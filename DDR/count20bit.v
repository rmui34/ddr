==> flow/design.v <==
module D_FF (q, d, reset, clk);
	output q;
	input d, reset, clk;
	reg q;  
	always @(posedge clk or posedge reset)
	if (reset)
		q = 0;  
	else
		q = d;  
endmodule
module count20bit(Clock, Reset, out);
	input Clock, Reset;
	output [19:0] out;
	wire [19:0] carryOut;
	wire [19:0] sum;
	wire [19:0] Q;
	fullAdd a1(.a(Q[0]), .b(1), .cin(0), .carO(carryOut[0]), .sum1Bit(sum[0]));
	fullAdd a2(.a(Q[1]), .b(0), .cin(carryOut[0]), .carO(carryOut[1]), .sum1Bit(sum[1]));
	fullAdd a3(.a(Q[2]), .b(0), .cin(carryOut[1]), .carO(carryOut[2]), .sum1Bit(sum[2]));
	fullAdd a4(.a(Q[3]), .b(0), .cin(carryOut[2]), .carO(carryOut[3]), .sum1Bit(sum[3]));
	fullAdd a5(.a(Q[4]), .b(0), .cin(carryOut[3]), .carO(carryOut[4]), .sum1Bit(sum[4]));
	fullAdd a6(.a(Q[5]), .b(0), .cin(carryOut[4]), .carO(carryOut[5]), .sum1Bit(sum[5]));
	fullAdd a7(.a(Q[6]), .b(0), .cin(carryOut[5]), .carO(carryOut[6]), .sum1Bit(sum[6]));
	fullAdd a8(.a(Q[7]), .b(0), .cin(carryOut[6]), .carO(carryOut[7]), .sum1Bit(sum[7]));
	fullAdd a9(.a(Q[8]), .b(0), .cin(carryOut[7]), .carO(carryOut[8]), .sum1Bit(sum[8]));
	fullAdd a10(.a(Q[9]), .b(0), .cin(carryOut[8]), .carO(carryOut[9]), .sum1Bit(sum[9]));
	fullAdd a11(.a(Q[10]), .b(0), .cin(carryOut[9]), .carO(carryOut[10]), .sum1Bit(sum[10]));
	fullAdd a12(.a(Q[11]), .b(0), .cin(carryOut[10]), .carO(carryOut[11]), .sum1Bit(sum[11]));
	fullAdd a13(.a(Q[12]), .b(0), .cin(carryOut[11]), .carO(carryOut[12]), .sum1Bit(sum[12]));
	fullAdd a14(.a(Q[13]), .b(0), .cin(carryOut[12]), .carO(carryOut[13]), .sum1Bit(sum[13]));
	fullAdd a15(.a(Q[14]), .b(0), .cin(carryOut[13]), .carO(carryOut[14]), .sum1Bit(sum[14]));
	fullAdd a16(.a(Q[15]), .b(0), .cin(carryOut[14]), .carO(carryOut[15]), .sum1Bit(sum[15]));
	fullAdd a17(.a(Q[16]), .b(0), .cin(carryOut[15]), .carO(carryOut[16]), .sum1Bit(sum[16]));
	fullAdd a18(.a(Q[17]), .b(0), .cin(carryOut[16]), .carO(carryOut[17]), .sum1Bit(sum[17]));
	fullAdd a19(.a(Q[18]), .b(0), .cin(carryOut[17]), .carO(carryOut[18]), .sum1Bit(sum[18]));
	fullAdd a20(.a(Q[19]), .b(0), .cin(carryOut[18]), .carO(carryOut[19]), .sum1Bit(sum[19]));
	D_FF d1 (.q(Q[0]), .d(sum[0]), .reset(Reset), .clk(Clock));	
	D_FF d2 (.q(Q[1]), .d(sum[1]), .reset(Reset), .clk(Clock));	
	D_FF d3 (.q(Q[2]), .d(sum[2]), .reset(Reset), .clk(Clock));
	D_FF d4 (.q(Q[3]), .d(sum[3]), .reset(Reset), .clk(Clock));	
	D_FF d5 (.q(Q[4]), .d(sum[4]), .reset(Reset), .clk(Clock));	
	D_FF d6 (.q(Q[5]), .d(sum[5]), .reset(Reset), .clk(Clock));
	D_FF d7 (.q(Q[6]), .d(sum[6]), .reset(Reset), .clk(Clock));	
	D_FF d8 (.q(Q[7]), .d(sum[7]), .reset(Reset), .clk(Clock));	
	D_FF d9 (.q(Q[8]), .d(sum[8]), .reset(Reset), .clk(Clock));
	D_FF d10 (.q(Q[9]), .d(sum[9]), .reset(Reset), .clk(Clock));	
	D_FF d11 (.q(Q[10]), .d(sum[10]), .reset(Reset), .clk(Clock));	
	D_FF d12 (.q(Q[11]), .d(sum[11]), .reset(Reset), .clk(Clock));
	D_FF d13 (.q(Q[12]), .d(sum[12]), .reset(Reset), .clk(Clock));	
	D_FF d14 (.q(Q[13]), .d(sum[13]), .reset(Reset), .clk(Clock));	
	D_FF d15 (.q(Q[14]), .d(sum[14]), .reset(Reset), .clk(Clock));
	D_FF d16 (.q(Q[15]), .d(sum[15]), .reset(Reset), .clk(Clock));	
	D_FF d17 (.q(Q[16]), .d(sum[16]), .reset(Reset), .clk(Clock));
	D_FF d18 (.q(Q[17]), .d(sum[17]), .reset(Reset), .clk(Clock));	
	D_FF d19 (.q(Q[18]), .d(sum[18]), .reset(Reset), .clk(Clock));	
	D_FF d20 (.q(Q[19]), .d(sum[19]), .reset(Reset), .clk(Clock));	
	assign out = sum[19:0];
endmodule
module fullAdd(a, b, cin, carO, sum1Bit);
	input a, b, cin;
	output carO, sum1Bit;
	assign sum1Bit = a ^ b ^ cin; 
	assign carO = (a & cin) | (cin & b) | (b & a);
endmodule
Reports on count20bit. The steps from the RTL of count20bit to its reports follow in flow order. Lines are those of the file above, counted from 1. Operators: Yosys type, input widths -> output width; for muxes data width and select width s. Library cell names are shortened. Not given: n/a

Top: count20bit. Clock: Clock. Cell library: sky130hd. Corner: tt_025C_1v80.

Word-level counts. Counts by Yosys on the flattened word-level netlist (proc, flatten, opt, wreduce; memories kept). Register bits leave out memories and registers merged into their read ports (data or address); mux counts leave out enables and synchronous resets folded into registers. Print and check cells are left out. Cells with the same type and inputs are merged into one.

Under $lt $le $gt $ge stands 0. Under bitwise logic cells stands 38. For eq/ne operators the number is 0. The entry for add/sub/neg operators reads 0. Under shift operators stands 0. For multipliers the number is 0. The figure for mux-type cells is 0. The figure for div/mod/pow operators is 0. Reductions and logical operators: 0.

Operators by type and width (number): $xor 1x1->1 (19); $and 1x1->1 (18); $not 1->1 (1).

Memory cells: 0. The figure for cells after elaboration is 58. Under output and inout port bits stands 20. The entry for memory bits (writable) reads 0. Bits in latches: 0. Input port bits: 2. Clocked read ports x word width: 0. Under bits in read-only memories stands 0. The entry for register bits after elaboration reads 20.

Depth. Yosys ltp: most cells in a row. Word level: on the elaborated netlist, between registers, memories and ports. Mapped: between sequential cells and ports; inverters and the memories' decode and read muxes count.

For word-level depth the number is 19. The figure for ABC_AREA is 1. For gate-level depth with buffers the number is 22. Under gate-level depth less buffers stands 21.

Synthesis result. The flow's flattened synthesis, as Yosys stat reports it; memories are mapped. The netlist is that of the ABC_AREA named above (0 if unset); the other value can give another one.

Cells by type: dfrtp_1 (number 20, total area 500.48 um2); ha_1 (number 18, total area 225.216 um2); buf_4 (number 20, total area 150.144 um2); inv_1 (number 4, total area 15.014 um2); nand2_1 (number 3, total area 11.261 um2).

Cell area after synthesis: 902.1 um2. Flip-flops: 20. The figure for sequential area is 500.5 um2. Cell count: 65. Under buffers stands 20.

Worst setup path after synthesis. Path of least setup slack by OpenSTA after synthesis, without wires, with an ideal clock, recovery checks aside; 20% of the period is set as input and as output delay. Where synthesis merged equal registers, the netlist keeps one of their names.

Path kind: reg-to-output. Start: register d1.q. End: output out[19]. For external output delay the number is 1.534 ns. Driving pins on the path: 23. For path buffers the number is 1. The figure for time at the first pin is 0.000 ns. The entry for arrival reads 3.724 ns. Path slack: 2.412 ns. The entry for data required time reads 6.136 ns. The figure for path delay is 3.724 ns. The entry for clock period reads 7.67 ns. For synthesis period reached the number is 5.258 ns.

"path delay" is the arrival time less input delay plus setup time. A path that ends at an output port has no setup time. "driving pins on the path": output pins that drive a net of the path, with the launching flip-flop's if there is one; two outputs of one cell count as two. "synthesis period reached" = period - worst setup slack (recovery checks aside). The figure is calculated, with input and output delays left at 20% of the set period. Between the ends stands the longest chain of elaborated cells between them, by number of cells; it is not shown to be the way that was timed. Of several equally long chains one is given. Each line given opens the expression or statement behind the cell; cells for indexed reads and writes are added by Yosys, which also makes memories of some case tables.

Path through: dfrtp_1 -> ha_1 -> ha_1 -> ha_1 -> ha_1 -> ha_1 -> ha_1 -> ha_1 -> ha_1 -> ha_1 -> ha_1 -> ha_1 -> ha_1 -> ha_1 -> ha_1 -> ha_1 -> ha_1 -> ha_1 -> ha_1 -> inv_1 -> nand2_1 -> nand2_1 -> buf_4. The figure for length of the longest elaborated chain is 19. The figure for elaborated cells on any way between the ends is 19. The entry for RTL lines with such cells reads 2. Those cells by class: logic (19).

Ends and longest elaborated chain, post-synthesis: from (decl) (RTL line 2) `output q;`; from (assign) (RTL line 7) `q = 0;`; from (assign) (RTL line 9) `q = d;`; $and 1x1->1 (18 in a row) (RTL line 63) `assign carO = (a & cin) | (cin & b) | (b & a);`; $xor 1x1->1 (RTL line 62) `assign sum1Bit = a ^ b ^ cin;`; to (decl) (RTL line 13) `output [19:0] out;`.

Nets of the timed path that keep an RTL name, with a line that drives or declares them; the list need not be complete.

Named nets, post-synthesis (RTL line): a20.sum1Bit (62).

Worst path after layout. Path of least setup slack in the final report of run A (OpenROAD, finished layout, wires in). Where an end is a register, its clock arrival counts in the times.

Path kind: reg-to-output. Start: register d1.q. End: output out[18]. The entry for arrival reads 4.58 ns. For external output delay the number is 1.22 ns. The figure for time at the first pin is 0.25 ns. For path buffers the number is 1. Driving pins on the path: 20. The entry for data required time reads 4.87 ns. The entry for clock period reads 6.09 ns. Path slack: 0.30 ns.

Between the ends stands the longest chain of elaborated cells between them, by number of cells; it is not shown to be the way that was timed. Of several equally long chains one is given.

Path through: dfrtp_1 -> ha_1 -> ha_1 -> ha_1 -> ha_1 -> ha_1 -> ha_1 -> ha_1 -> ha_1 -> ha_1 -> ha_1 -> ha_1 -> ha_1 -> ha_1 -> ha_1 -> ha_1 -> ha_1 -> ha_1 -> ha_1 -> clkdlybuf4s50_1. The figure for length of the longest elaborated chain is 18. The figure for elaborated cells on any way between the ends is 18. The entry for RTL lines with such cells reads 2. Those cells by class: logic (18).

Ends and longest elaborated chain, post-layout: from (decl) (RTL line 2) `output q;`; from (assign) (RTL line 7) `q = 0;`; from (assign) (RTL line 9) `q = d;`; $and 1x1->1 (17 in a row) (RTL line 63) `assign carO = (a & cin) | (cin & b) | (b & a);`; $xor 1x1->1 (RTL line 62) `assign sum1Bit = a ^ b ^ cin;`; to (decl) (RTL line 13) `output [19:0] out;`.

Appendix: measured runs

count20bit through Yosys and OpenROAD on sky130hd: 2 stored runs, unordered, with their settings and measured results. The constraints put input and output delay at 20% of the set period each and load the outputs with 0.01 pF. "allowed time less slack (worst setup path)" is the time allowed to the run's worst setup path (the clock period less input and output delay, where it has them) less its slack. Clock arrival times count: a late capture clock shortens it, a late launch clock lengthens it. By "power" is meant OpenSTA's value without simulated activity: inputs other than the clock are taken to toggle once in ten clock periods, and the tool carries that through the logic.

Files of run A:
==> flow/run.sh <==
#!/bin/bash
# the make line also repeats the synthesis and layout settings of config.mk as NAME=value (left out here)
make -C /OpenROAD-flow-scripts/flow DESIGN_CONFIG=/design/flow/config.mk WORK_HOME=/design/flow/orfs CLKGATE_MAP_FILE= finish
==> flow/config.mk <==
export PLATFORM = sky130hd
export DESIGN_NAME = count20bit
export DESIGN_NICKNAME = count20bit
export VERILOG_FILES = /design/flow/design.v
export SDC_FILE = /design/flow/constraint.sdc
export NUM_CORES = 4
export LEC_CHECK = 0
export ABC_AREA = 1
export CAP_MARGIN = 20
export CELL_PAD_IN_SITES_DETAIL_PLACEMENT = 1
export CORE_MARGIN = 2
export CORE_UTILIZATION = 21
export GPL_ROUTABILITY_DRIVEN = 1
export MIN_ROUTING_LAYER = met2
export PLACE_DENSITY_LB_ADDON = 0.22
export SLEW_MARGIN = 20
export TNS_END_PERCENT = 35
==> flow/constraint.sdc <==
create_clock -name core_clock -period 6.09 [get_ports {Clock}]
set_input_delay 1.2180 -clock core_clock [delete_from_list [all_inputs] [get_ports {Clock}]]
set_output_delay 1.2180 -clock core_clock [all_outputs]
set_load 0.01 [all_outputs]

Results of run A. For the post-synthesis cell area the run shows 902.1 um2. The full die area reads 4835.8 um2. For the standard-cell area after layout the run shows 1082.3 um2. The measured worst setup slack after layout is 0.296 ns. The setup TNS is 0.000 ns. The worst hold slack in the final report is 0.452 ns. The power is 0.0002354 W. For the allowed time less slack (worst setup path) the run shows 4.58 ns. Type of the worst setup path: reg-to-output.

Files of run B:
==> flow/run.sh <==
#!/bin/bash
# the make line also repeats the synthesis and layout settings of config.mk as NAME=value (left out here)
make -C /OpenROAD-flow-scripts/flow DESIGN_CONFIG=/design/flow/config.mk WORK_HOME=/design/flow/orfs CLKGATE_MAP_FILE= finish
==> flow/config.mk <==
export PLATFORM = sky130hd
export DESIGN_NAME = count20bit
export DESIGN_NICKNAME = count20bit
export VERILOG_FILES = /design/flow/design.v
export SDC_FILE = /design/flow/constraint.sdc
export NUM_CORES = 4
export LEC_CHECK = 0
export ABC_AREA = 0
export CAP_MARGIN = 0
export CELL_PAD_IN_SITES_DETAIL_PLACEMENT = 2
export CELL_PAD_IN_SITES_GLOBAL_PLACEMENT = 3
export CORE_ASPECT_RATIO = 0.73
export CORE_MARGIN = 2
export CORE_UTILIZATION = 23
export CTS_CLUSTER_SIZE = 85
export HOLD_SLACK_MARGIN = 0.04
export PLACE_DENSITY_LB_ADDON = 0.01
export SETUP_SLACK_MARGIN = -0.06
export SLEW_MARGIN = 20
export TNS_END_PERCENT = 10
==> flow/constraint.sdc <==
create_clock -name core_clock -period 9.63 [get_ports {Clock}]
set_input_delay 1.9260 -clock core_clock [delete_from_list [all_inputs] [get_ports {Clock}]]
set_output_delay 1.9260 -clock core_clock [all_outputs]
set_load 0.01 [all_outputs]

Results of run B. For the post-synthesis cell area the run shows 892.1 um2. The full die area reads 4398.9 um2. For the standard-cell area after layout the run shows 1072.3 um2. The measured worst setup slack after layout is 2.957 ns. The setup TNS is 0.000 ns. The worst hold slack in the final report is 0.450 ns. The power is 0.0001494 W. For the allowed time less slack (worst setup path) the run shows 4.75 ns. Type of the worst setup path: reg-to-output.
